==> flow/design.v <==
 module Delay0000000008 (
    i_data, o_data
    , i_clk
 );
 input [12-1:0] i_data;
 output [12-1:0] o_data;
 input i_clk;
 reg [12-1:0] data_d [0:1-1];
 always @(posedge i_clk) begin
     data_d[0] <= i_data;
 end
 assign o_data = data_d[1-1];
 endmodule
 module Add0000000005 (
  i_data_1,
  i_data_2,
  o_data,
 i_clk
);
 input wire [15-1:0] i_data_1;
 input wire [15-1:0] i_data_2;
 output wire [12-1:0] o_data;
 input wire i_clk;
 wire [15-1:0] data_1;
 wire [15-1:0] data_2;
 assign data_1 = i_data_1;
 assign data_2 = i_data_2;
 wire [16-1:0] data_1_fixed;
 wire [16-1:0] data_2_fixed;
FxMatch0000000010  u_0000000001_FxMatch0000000010(.i_data(data_1), .o_data(data_1_fixed));
FxMatch0000000010  u_0000000002_FxMatch0000000010(.i_data(data_2), .o_data(data_2_fixed));
 wire [16-1:0] result_unfixed;
 wire [12-1:0] result_fixed;
 assign result_unfixed = data_1_fixed + data_2_fixed;
FxMatch0000000011  u_0000000001_FxMatch0000000011(.i_data(result_unfixed), .o_data(result_fixed));
Delay0000000008  u_0000000003_Delay0000000008(.i_data(result_fixed), .o_data(o_data), .i_clk(i_clk));
 endmodule
 module Delay000000000B (
    i_data, o_data
 );
 input [16-1:0] i_data;
 output [16-1:0] o_data;
 assign o_data = i_data;
 endmodule
 module Delay000000000C (
    i_data, o_data
 );
 input [12-1:0] i_data;
 output [12-1:0] o_data;
 assign o_data = i_data;
 endmodule
 module FxMatch0000000010 (
     i_data, o_data
 );
 input wire [15-1:0] i_data;      
 output wire [16-1:0] o_data;    
 wire [15-1:0] i_data_eq;
 assign i_data_eq = i_data;
 wire [16-1:0] o_data_eq;
 wire [15-1:0] op_quan;  
 assign op_quan = i_data_eq;
 assign o_data_eq = {{1{op_quan[15-1]}}, op_quan};
 wire [16-1:0] o_data_trunc;
 assign o_data_trunc = o_data_eq;
Delay000000000B  u_0000000001_Delay000000000B(.i_data(o_data_trunc), .o_data(o_data));
 endmodule
 module FxMatch0000000011 (
     i_data, o_data
 );
 input wire [16-1:0] i_data;      
 output wire [12-1:0] o_data;    
 wire [16-1:0] i_data_eq;
 assign i_data_eq = i_data;
 wire [12-1:0] o_data_eq;
 wire [18-1:0] op_quan;  
 assign op_quan = {i_data_eq, {2{1'b0}}};
 assign o_data_eq = op_quan[12-1:0];
 wire [12-1:0] o_data_trunc;
 assign o_data_trunc = o_data_eq;
Delay000000000C  u_0000000001_Delay000000000C(.i_data(o_data_trunc), .o_data(o_data));
 endmodule
From RTL to reports: Add0000000005
Tool output for the design above, in the order of the flow.
Lines are those of the file above, counted from 1.
Operators: Yosys type, input widths -> output width; for muxes data width and select width s.
Cell names lack the library's common part.
{ "design": {"top": "Add0000000005", "clock_port": "i_clk", "library": "sky130hd", "corner": "tt_025C_1v80"} }

Word-level counts
Source: Yosys, flattened and elaborated. Widths are those after wreduce; folded enables and synchronous resets count as part of the registers. Registers that Yosys merges into a memory's read port (data or address) are not register bits. Print and check cells do not count. Equal cells are merged and count once.
{ "bits": {"word_cells": 2, "regBits": 10, "out_inout_bits": 12, "in_bits": 31} }
{ "classes": {"n_addsub": 1} }
{ "op_table": {"columns": ["cell", "n"], "rows": [
  ["$add 10x10->10", 1]
]} }

Longest topological paths
Longest topological path by Yosys (ltp), each cell counted once; first at word level (registers and memories cut), then after technology mapping (sequential cells cut; the memories' decode and read muxes count).
{ "depth": {"word_depth": 1, "abc_area": 0, "ltp_mapped": 7, "mapped_depth_nobuf": 7} }

Synthesis result
Yosys stat after the flow's synthesis: flattened, memories mapped to cells. It holds for the ABC_AREA given above (unset counts as 0); a run with the other value may have another netlist.
The area totals of this step are shown rounded.
{ "types": {"columns": ["cell_type", "n", "type_area_um2"], "rows": [
  ["dfxtp_1", 10, 200.192],
  ["ha_1", 9, 112.608],
  ["xnor2_1", 7, 61.309],
  ["nand3_1", 5, 25.024],
  ["inv_1", 6, 22.522],
  ["a21oi_1", 4, 20.019],
  ["fa_1", 1, 20.019],
  ["xor2_1", 2, 17.517],
  ["a21o_1", 2, 15.014],
  ["a221oi_2", 1, 15.014],
  ["buf_4", 2, 15.014],
  ["nor2_1", 4, 15.014],
  ["o211ai_1", 2, 15.014],
  ["a31oi_1", 2, 12.512],
  ["o221ai_1", 1, 8.758],
  ["nand2_1", 2, 7.507],
  ["and2_1", 1, 6.256],
  ["nand2b_1", 1, 6.256]
]} }
Not listed: further types 2, cells in them 2.
{ "synth_totals": {"mapped_cells": 64, "n_buf": 2, "ffs": 10, "yosys_area_um2": 604.3} }
By module: a second synthesis without flattening, with its own total; a netlist apart from the flattened one above.
{ "unflattened": {"cells_unflattened": 155, "area_unflattened_um2": 1299} }
Each row is one instance without its submodules.
{ "modules": {"columns": ["mod", "mod_area_um2", "n_inst", "seq_area_um2", "cells"], "rows": [
  ["Add0000000005", 724.4, 1, 0.0, 98],
  ["Delay0000000008", 240.2, 1, 240.2, 12],
  ["Delay000000000B", 120.1, 2, 0.0, 16],
  ["Delay000000000C", 90.1, 1, 0.0, 12],
  ["FxMatch0000000011", 3.8, 1, 0.0, 1],
  ["FxMatch0000000010", 0.0, 2, 0.0, 0]
]} }

Timing after synthesis
Source: OpenSTA report_checks on the synthesized netlist (no wires, ideal clock, input and output delay 20% of the period each), path of least setup slack; recovery checks are left aside. Register names are those of the netlist, which keeps one name where synthesis merged equal registers.
{ "synth_timing": {"path_type": "input-to-reg", "startpoint": "input i_data_1[0]", "endpoint": "register u_0000000003_Delay0000000008.data_d[0][10]", "clock_period_ns": 1.54, "n_path_buf": 0, "path_delay_ns": 1.230, "driving_pins": 7, "path_slack_ns": 0.003, "t_first_pin_ns": 0.308, "arrival_ns": 1.417, "period_less_setup_slack_ns": 1.537} }
"path_delay_ns" = arrival - input delay + setup time.
"driving_pins": output pins that drive a net of the path, with the launching flip-flop's if there is one; two outputs of one cell count as two.
"period_less_setup_slack_ns" is the clock period less the worst setup slack; recovery checks do not enter. This is arithmetic on one report: input and output delays are still those of the set period (20% each).
Between the ends stands the longest chain of elaborated cells between them, by number of cells; it is not shown to be the way that was timed. Of several equally long chains one is given.
A line is the first line of the expression or statement that the cell stems from. Yosys adds cells for indexed reads and writes and turns some case tables into memories.
{ "synth_via": {"path_cell_list": "ha_1 -> inv_1 -> fa_1 -> nand2b_1 -> a21oi_1 -> a221oi_2 -> xnor2_1", "elab_chain_cells": 1, "cells_between": 1, "cone_lines": 1, "classes_between": "1 x add/sub"} }
{ "synth_lines": {"columns": ["item", "line_no", "text"], "rows": [
  ["start, declared", 20, "input wire [15-1:0] i_data_1;"],
  ["$add 10x10->10", 34, "assign result_unfixed = data_1_fixed + data_2_fixed;"],
  ["end, assigned", 10, "data_d[0] <= i_data;"],
  ["end, declared", 8, "reg [12-1:0] data_d [0:1-1];"]
]} }

Timing after layout
From the final timing report of entry B: the path of least setup slack in the routed layout; clock arrival at registers is part of the times.
{ "layout_timing": {"path_type": "input-to-reg", "startpoint": "input i_data_1[0]", "endpoint": "register u_0000000003_Delay0000000008.data_d[0][10]", "arrival_ns": 2.18, "n_path_buf": 1, "path_slack_ns": 0.33, "driving_pins": 8, "t_first_pin_ns": 0.48, "clock_period_ns": 2.38} }
Between the ends stands the longest chain of elaborated cells between them, by number of cells; it is not shown to be the way that was timed. Of several equally long chains one is given.
{ "layout_via": {"path_cell_list": "clkdlybuf4s50_1 -> ha_1 -> inv_1 -> fa_1 -> nand2b_1 -> a21oi_1 -> a221oi_2 -> xnor2_1", "elab_chain_cells": 1, "cells_between": 1, "cone_lines": 1, "classes_between": "1 x add/sub"} }
{ "layout_lines": {"columns": ["item", "line_no", "text"], "rows": [
  ["start, declared", 20, "input wire [15-1:0] i_data_1;"],
  ["$add 10x10->10", 34, "assign result_unfixed = data_1_fixed + data_2_fixed;"],
  ["end, assigned", 10, "data_d[0] <= i_data;"],
  ["end, declared", 8, "reg [12-1:0] data_d [0:1-1];"]
]} }

Memo
Re: implementation data of Add0000000005

Measured results for Add0000000005: 2 stored runs of the Yosys and OpenROAD flow on sky130hd. The settings differ; the order carries no meaning. The constraints put input and output delay at 20% of the set period each and load the outputs with 0.01 pF.
"achieved_period_ns" = clock period - worst setup slack. The figure is calculated, with input and output delays left at 20% of the set period.
"critical_path_time_ns" is the time allowed to the run's worst setup path (the clock period less input and output delay, where it has them) less its slack. Clock arrival times count: a late capture clock shortens it, a late launch clock lengthens it.
By "total_power_w" is meant OpenSTA's value without simulated activity: inputs other than the clock are taken to toggle once in ten clock periods, and the tool carries that through the logic.
Measured values are rounded.
[
  {
    "run": "entry A",
    "settings": { "period_ns": 1.86, "CORE_UTILIZATION": 65, "SETUP_SLACK_MARGIN": 0.0, "PLACE_DENSITY": 0.48, "HOLD_SLACK_MARGIN": 0.02, "CORE_MARGIN": 7, "CELL_PAD_IN_SITES_GLOBAL_PLACEMENT": 3, "CELL_PAD_IN_SITES_DETAIL_PLACEMENT": 1, "TNS_END_PERCENT": 5, "CTS_CLUSTER_SIZE": 80, "CAP_MARGIN": 20, "MIN_ROUTING_LAYER": "met2", "MAX_ROUTING_LAYER": "met4", "SLEW_MARGIN": 20 },
    "outcome": "no results, floorplanning failed with PDN-0185"
  },
  {
    "run": "entry B",
    "settings": { "period_ns": 2.38, "CAP_MARGIN": 20, "CORE_MARGIN": 2, "CORE_UTILIZATION": 40, "SLEW_MARGIN": 20 },
    "results": { "achieved_period_ns": 2.047, "post_route_util_frac": 0.649, "timing.hold.ws_ns": 0.823, "design_die_area_um2": 1838, "stdcell_area_um2": 943.4, "setup_worst_slack_ns": 0.333, "tns_setup_ns": 0.000, "synth_chip_area_um2": 604.3, "critical_path_time_ns": 1.57, "worst_setup_path_type": "input-to-reg", "total_power_w": 0.0005366 }
  }
]
